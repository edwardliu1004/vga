==> flow/design.v <==
module vga_skeleton(
	input vgaclk,
   input rst,
	input [2:0] input_red,
	input [2:0] input_green,
	input [1:0] input_blue,
	output logic [9:0] hc_out,
	output logic [9:0] vc_out,
	output logic hsync,
	output logic vsync,
	output logic [3:0] red,
	output logic [3:0] green,
	output logic [3:0] blue
);
	localparam HPIXELS  = 640;     
	localparam HFP      = 16;     
	localparam HSPULSE  = 96;     
	localparam HBP      = 48;     
	localparam VPIXELS  = 480;     
	localparam VFP      = 10;     
	localparam VSPULSE  = 2;     
	localparam VBP      = 33;     
	initial begin
		if (HPIXELS + HFP + HSPULSE + HBP != 800 || VPIXELS + VFP + VSPULSE + VBP != 525) begin
			$error("Expected horizontal pixels to add up to 800 and vertical pixels to add up to 525");
		end
	end
	logic [9:0] hc;
	logic [9:0] vc;
	initial begin
		hc = 1'd0;
		vc = 1'd0;
	end
	assign hc_out = hc;
	assign vc_out = vc;
	always_ff @(posedge vgaclk) begin
       if (rst) begin
				hc <= 10'd0;
				vc <= 10'd0;
		 end else begin
				if (hc < HPIXELS + HFP + HSPULSE + HBP - 1) begin
					hc <= hc + 1;
				end else begin
					hc <= 10'd0;
					if (vc < VPIXELS + VFP + VSPULSE + VBP - 1) begin
						vc <= vc + 1;
					end else begin
						vc <= 10'd0;
					end
				end
			end
	end
	assign hsync = (hc >= (HPIXELS + HFP) && hc < (HPIXELS + HFP + HSPULSE)) ? 1'b0 : 1'b1;
   assign vsync = (vc >= (VPIXELS + VFP) && vc < (VPIXELS + VFP + VSPULSE)) ? 1'b0 : 1'b1;
	always_comb begin
        if (hc < HPIXELS && vc < VPIXELS) begin
				red = {input_red, 1'b0};
				green = {input_green, 1'b0};
				blue = {input_blue, 2'b00};
		  end else begin
				red = 4'b0000;
				green = 4'b0000;
				blue = 4'b0000;
			end
	end
endmodule
* Tool chain data of vga_skeleton *
The steps from the RTL of vga_skeleton to its reports follow in flow order.
Line numbers count from 1 in the design file above.
Operators: Yosys type, input widths -> output width; for muxes data width and select width s.
Cell names lack the library's common part.
A cell with - has no value.

design
  design top = vga_skeleton
  clock = vgaclk
  cell library = sky130hd
  library corner = tt_025C_1v80

* Elaborated design *
Counts by Yosys on the flattened word-level netlist (proc, flatten, opt, wreduce; memories kept). Register bits leave out memories and registers merged into their read ports (data or address); mux counts leave out enables and synchronous resets folded into registers. Print and check cells are left out. Cells with the same type and inputs are merged into one.

bit counts
  register bits = 20
  bits of input ports = 10
  output and inout port bits = 34
  elaborated cells = 23

operators by class
  add/sub/neg operators = 2
  magnitude comparators = 8
  mux-type cells = 6
  bitwise logic cells = 1
  reduce/logical cells = 4

operators by type and width
  operator               number
  $lt 10x10->1 const B   4
  $add 10x1->10 const B  2
  $lt 10x9->1 const B    2
  $mux 4                 3
  $ge 10x10->1 const B   1
  $ge 10x9->1 const B    1
  $mux 10                1
  $logic_and 1x1->1      3
  $reduce_or 2->1        1
  $mux 1                 2
  $not 1->1              1

* Depth *
Longest topological path by Yosys (ltp), each cell counted once; first at word level (registers and memories cut), then after technology mapping (sequential cells cut; the memories' decode and read muxes count).

logic depth
  depth in word-level cells = 3
  ABC_AREA = 0
  mapped depth = 5
  mapped depth without buffers = 5

* After synthesis *
Yosys stat after the flow's synthesis: flattened, memories mapped to cells. It holds for the ABC_AREA given above (unset counts as 0); a run with the other value may have another netlist.

cell types
  type     number  total area (um^2)
  dfxtp_1  20      400.384
  and2_1   11      68.816
  a21oi_1  10      50.048
  nor2_1   13      48.797
  xnor2_1  5       43.792
  nand3_1  8       40.038
  buf_4    5       37.536
  ha_1     3       37.536
  xor2_1   4       35.034
  buf_6    3       33.782
  nand2_1  9       33.782
  nand4_1  4       25.024
  or4_1    3       22.522
  nand4_4  1       21.27
  and4_2   2       20.019
  inv_1    4       15.014
  nor3_1   3       15.014
  o31ai_1  2       15.014

Other cell types: 19; their cells: 21.

mapped netlist
  cell count = 131
  mapped area = 0.0011173 mm^2
  area of sequential cells = 0.0004004 mm^2
  flip-flop cells = 20

* Path before layout *
OpenSTA on the mapped netlist: ideal clock, no wires. The path of least setup slack (recovery checks aside). Input and output delay are each 20% of the period. Register names are those of the netlist, which keeps one name where synthesis merged equal registers.

path after synthesis
  path kind = register to output
  start = register vc[6]
  end = output blue[2]
  period = 3.61 ns
  external output delay = 0.722 ns
  time at the first pin = 0.000 ns
  arrival = 1.141 ns
  required time = 2.888 ns
  slack = 1.747 ns
  delay of the path = 1.141 ns
  driving pins on the path = 5
  path buffers = 0
  period reached after synthesis = 1.863 ns

"delay of the path" is the arrival time less input delay plus setup time.
At an output port there is no setup time.
"driving pins on the path" counts driving pins, that of a launching flip-flop among them; a cell with two outputs on the path counts twice.
"period reached after synthesis" = period - worst setup slack (recovery checks aside). The figure is calculated, with input and output delays left at 20% of the set period.
Between the ends stands the longest chain of elaborated cells between them, by number of cells; it is not shown to be the way that was timed. Of several equally long chains one is given.
A line is the first line of the expression or statement that the cell stems from. Yosys adds cells for indexed reads and writes and turns some case tables into memories.
At most two assigning lines are given for a register; there are more.

on the way, after synthesis
  cell sequence = dfxtp_1 nand3_1 nor2_1 nor3_1 and2_1
  length of the longest elaborated chain = 3
  elaborated cells between the ends (all ways) = 3
  classes of those cells = compare: 1; mux: 1; reduce/logical: 1

RTL lines, path after synthesis
  what               line  RTL
  start, declared    29    logic [9:0] vc;
  start, assigned    39    vc <= 10'd0;
  start, assigned    46    vc <= vc + 1;
  $lt 10x9->1        56    if (hc < HPIXELS && vc < VPIXELS) begin
  $logic_and 1x1->1  56
  $mux 4             56
  end, declared      13    output logic [3:0] blue

* Worst path after layout *
Path of least setup slack in the final report of run 1 (OpenROAD, finished layout, wires in). Where an end is a register, its clock arrival counts in the times.

path after layout
  path kind = register to output
  start = register vc[5]
  end = output green[1]
  period = 1.76 ns
  external output delay = 0.35 ns
  time at the first pin = 0.26 ns
  arrival = 1.30 ns
  required time = 1.41 ns
  slack = 0.11 ns
  driving pins on the path = 7
  path buffers = 2

Between the ends stands the longest chain of elaborated cells between them, by number of cells; it is not shown to be the way that was timed. Of several equally long chains one is given.
At most two assigning lines are given for a register; there are more.

on the way, after layout
  cell sequence = dfxtp_2 nand3_4 nor2_4 nor3_2 buf_4 and2_4 buf_2
  length of the longest elaborated chain = 3
  elaborated cells between the ends (all ways) = 3
  classes of those cells = compare: 1; mux: 1; reduce/logical: 1

RTL lines, path after layout
  what               line  RTL
  start, declared    29    logic [9:0] vc;
  start, assigned    39    vc <= 10'd0;
  start, assigned    46    vc <= vc + 1;
  $lt 10x9->1        56    if (hc < HPIXELS && vc < VPIXELS) begin
  $logic_and 1x1->1  56
  $mux 4             56
  end, declared      12    output logic [3:0] green,

Subject: vga_skeleton on sky130hd, stored results

Hello all,

Flow measurements of vga_skeleton on sky130hd: 2 stored runs with different settings, listed in no order. Input and output delays are each 20% of the period that was set; the output load is 0.01 pF.
"achieved clock period" means the clock period less the worst setup slack. The figure is calculated, with input and output delays left at 20% of the set period.
"worst setup path time": the worst setup path's part of the clock period (all of it between registers, 20% less for each end at a port) less its slack. A launch clock that arrives late makes it longer, a capture clock that arrives late makes it shorter.
"power" rests on the timing tool's default activity at the inputs, not on a simulated workload.

Run 1
==> flow/run.sh <==
#!/bin/bash
# the make line also repeats the synthesis and layout settings of config.mk as NAME=value (left out here)
make -C /OpenROAD-flow-scripts/flow DESIGN_CONFIG=/design/flow/config.mk WORK_HOME=/design/flow/orfs CLKGATE_MAP_FILE= finish
==> flow/config.mk <==
export PLATFORM = sky130hd
export DESIGN_NAME = vga_skeleton
export DESIGN_NICKNAME = vga_skeleton
export VERILOG_FILES = /design/flow/design.v
export SDC_FILE = /design/flow/constraint.sdc
export NUM_CORES = 4
export LEC_CHECK = 0
export CAP_MARGIN = 20
export CORE_MARGIN = 10
export CORE_UTILIZATION = 19
export CTS_CLUSTER_SIZE = 48
export MIN_ROUTING_LAYER = met2
export PLACE_DENSITY = 0.48
export SETUP_SLACK_MARGIN = 0.14
export SLEW_MARGIN = 20
==> flow/constraint.sdc <==
create_clock -name core_clock -period 1.76 [get_ports {vgaclk}]
set_input_delay 0.3520 -clock core_clock [delete_from_list [all_inputs] [get_ports {vgaclk}]]
set_output_delay 0.3520 -clock core_clock [all_outputs]
set_load 0.01 [all_outputs]

==> results of run 1 <==
chip area after synthesis (Yosys): 0.0011173 mm^2
die area: 0.009348 mm^2
standard-cell area of the final layout: 0.001863 mm^2
utilization: 33.2 %
worst setup slack after layout: 0.113 ns
total negative slack: 0.000 ns
worst hold slack: 0.488 ns
power: 1.223 mW
achieved clock period: 1.647 ns
worst setup path time: 1.30 ns
worst setup path kind: register to output

Run 2
==> flow/run.sh <==
#!/bin/bash
# the make line also repeats the synthesis and layout settings of config.mk as NAME=value (left out here)
make -C /OpenROAD-flow-scripts/flow DESIGN_CONFIG=/design/flow/config.mk WORK_HOME=/design/flow/orfs CLKGATE_MAP_FILE= finish
==> flow/config.mk <==
export PLATFORM = sky130hd
export DESIGN_NAME = vga_skeleton
export DESIGN_NICKNAME = vga_skeleton
export VERILOG_FILES = /design/flow/design.v
export SDC_FILE = /design/flow/constraint.sdc
export NUM_CORES = 4
export LEC_CHECK = 0
export CAP_MARGIN = 20
export CORE_MARGIN = 2
export CORE_UTILIZATION = 40
export SLEW_MARGIN = 20
==> flow/constraint.sdc <==
create_clock -name core_clock -period 2.79 [get_ports {vgaclk}]
set_input_delay 0.5580 -clock core_clock [delete_from_list [all_inputs] [get_ports {vgaclk}]]
set_output_delay 0.5580 -clock core_clock [all_outputs]
set_load 0.01 [all_outputs]

==> results of run 2 <==
chip area after synthesis (Yosys): 0.0011173 mm^2
die area: 0.0032319 mm^2
standard-cell area of the final layout: 0.0015302 mm^2
utilization: 56.5 %
worst setup slack after layout: 0.263 ns
total negative slack: 0.000 ns
worst hold slack: 0.507 ns
power: 0.6688 mW
achieved clock period: 2.527 ns
worst setup path time: 1.97 ns
worst setup path kind: register to output

Thanks
